==> flow/design.v <==
module counter_4s(
	cnt,
	clk,
	reset
);
input clk, reset;
output [6:0] cnt;
reg [3:0] temp;
initial temp = 0;
always @ (negedge clk or negedge reset) begin
	if(!reset) temp = 0;
	else begin
		if(temp==4'b1111) temp <= 4'b0;
		else temp = temp + 4'b0001;
	end
end
assign	cnt = (temp==4'b0)?7'b1000000:
              (temp==4'b0001)?7'b1111001:
              (temp==4'b0010)?7'b0100100:
              (temp==4'b0011)?7'b0110000:
              (temp==4'b0100)?7'b0011001:
              (temp==4'b0101)?7'b0010010:
              (temp==4'b0110)?7'b0000010:
              (temp==4'b0111)?7'b1111000:
              (temp==4'b1000)?7'b0000000:
              (temp==4'b1001)?7'b0010000:
			  (temp==4'b1010)?7'b0001000:
			  (temp==4'b1011)?7'b0000011:
			  (temp==4'b1100)?7'b1000110:
			  (temp==4'b1101)?7'b0100001:
			  (temp==4'b1110)?7'b0000110:
			  (temp==4'b1111)?7'b0001110:7'b0;
endmodule
From RTL to reports: counter_4s

The steps from the RTL of counter_4s to its reports follow in flow order.
Line numbers count from 1 in the design file above.
Library cell names are shortened.
The mark - stands for no value.

Top module: counter_4s
Clock input: clk
Library: sky130hd
Timing corner: tt_025C_1v80

Elaborated design

Counts by Yosys on the flattened word-level netlist (proc, flatten, opt, wreduce; memories kept). Register bits leave out memories and registers merged into their read ports (data or address); mux counts leave out enables and synchronous resets folded into registers. Print and check cells are left out. Cells with the same type and inputs are merged into one.

Cells after elaboration: 35
Register bits after elaboration: 4
Bits of input ports: 2

Eq/ne operators: 15
Add/sub/neg operators: 1
Reductions and logical operators: 1
Mux-type cells: 17

Operator list:

| kind                                                           | number |
| 7-bit 2-to-1 mux                                               | 13 |
| 4-bit equality test with constant B                            | 8 |
| 4-bit by 3-bit equality test with 1-bit output with constant B | 4 |
| 4-bit 2-to-1 mux                                               | 3 |
| 4-bit by 2-bit equality test with 1-bit output with constant B | 2 |
| 6-bit 2-to-1 mux                                               | 1 |
| 4-bit by 1-bit adder with 4-bit output with constant B         | 1 |
| 4-bit by 1-bit equality test with 1-bit output with constant B | 1 |
| 4-bit logical NOT                                              | 1 |

Logic depth

Longest topological path by Yosys (ltp), each cell counted once; first at word level (registers and memories cut), then after technology mapping (sequential cells cut; the memories' decode and read muxes count).

Depth after elaboration: 17
ABC_AREA: 0
Gate-level depth with buffers: 6
Mapped depth without buffers: 5

Netlist

The flow's flattened synthesis, as Yosys stat reports it; memories are mapped. The netlist is that of the ABC_AREA named above (0 if unset); the other value can give another one.

Cells by type:

| cell     | number | total area (um2) |
| dfrtn_1  | 4      | 100.096 |
| ha_1     | 4      | 50.048 |
| o21ai_0  | 4      | 20.019 |
| nor2b_1  | 3      | 18.768 |
| a221oi_1 | 2      | 17.517 |
| o311ai_1 | 2      | 17.517 |
| buf_2    | 3      | 15.014 |
| inv_1    | 4      | 15.014 |
| o31ai_1  | 2      | 15.014 |
| a31oi_1  | 2      | 12.512 |
| nand2b_1 | 2      | 12.512 |
| o31ai_2  | 1      | 12.512 |
| buf_6    | 1      | 11.261 |
| o221a_2  | 1      | 11.261 |
| or3b_4   | 1      | 11.261 |
| o211a_1  | 1      | 10.01 |
| o21ba_2  | 1      | 10.01 |
| xor2_1   | 1      | 8.758 |

Not listed: further types 8, cells in them 8.

Sequential area: 100.1 um2
Cell area after synthesis: 414.1 um2
Cell count: 47
Mapped flip-flops: 4

## Implementation results

Record of 2 stored runs of the RTL-to-layout flow on counter_4s, platform sky130hd. The runs are unordered. Constraints: input delay and output delay 20% of the set period each, output load 0.01 pF.
A setting shown as . is not set for that run.
Results: . = not shown.

| setting or result                     | flow run A | flow run B |
| period_ns                             | 4.74       | 8.99       |
| CORE_UTILIZATION                      | 34         | 41         |
| PLACE_DENSITY_LB_ADDON                | 0.06       | 0.15       |
| TNS_END_PERCENT                       | 15         | 60         |
| ABC_AREA                              | 0          | 1          |
| GPL_ROUTABILITY_DRIVEN                | 1          | .          |
| CTS_CLUSTER_SIZE                      | 15         | 40         |
| CTS_CLUSTER_DIAMETER                  | 167        | .          |
| CAP_MARGIN                            | 20         | 10         |
| CORE_MARGIN                           | 2          | 2          |
| SLEW_MARGIN                           | 20         | 20         |
| CORE_ASPECT_RATIO                     | .          | 1.21       |
| CELL_PAD_IN_SITES_GLOBAL_PLACEMENT    | .          | 1          |
| CELL_PAD_IN_SITES_DETAIL_PLACEMENT    | .          | 2          |
| MIN_ROUTING_LAYER                     | .          | met2       |
| MAX_ROUTING_LAYER                     | .          | met5       |
| full die area (um2)                   | 1513.2     | .          |
| area of the synthesized netlist (um2) | 414.1      | .          |
| std-cell area (final layout) (um2)    | 660.6      | .          |
| worst setup slack after layout (ns)   | -0.416     | .          |
| utilization in the final report       | 0.587      | .          |
| final worst hold slack (ns)           | 0.609      | .          |

Flow run B: no results, placement failed with DPL-0033
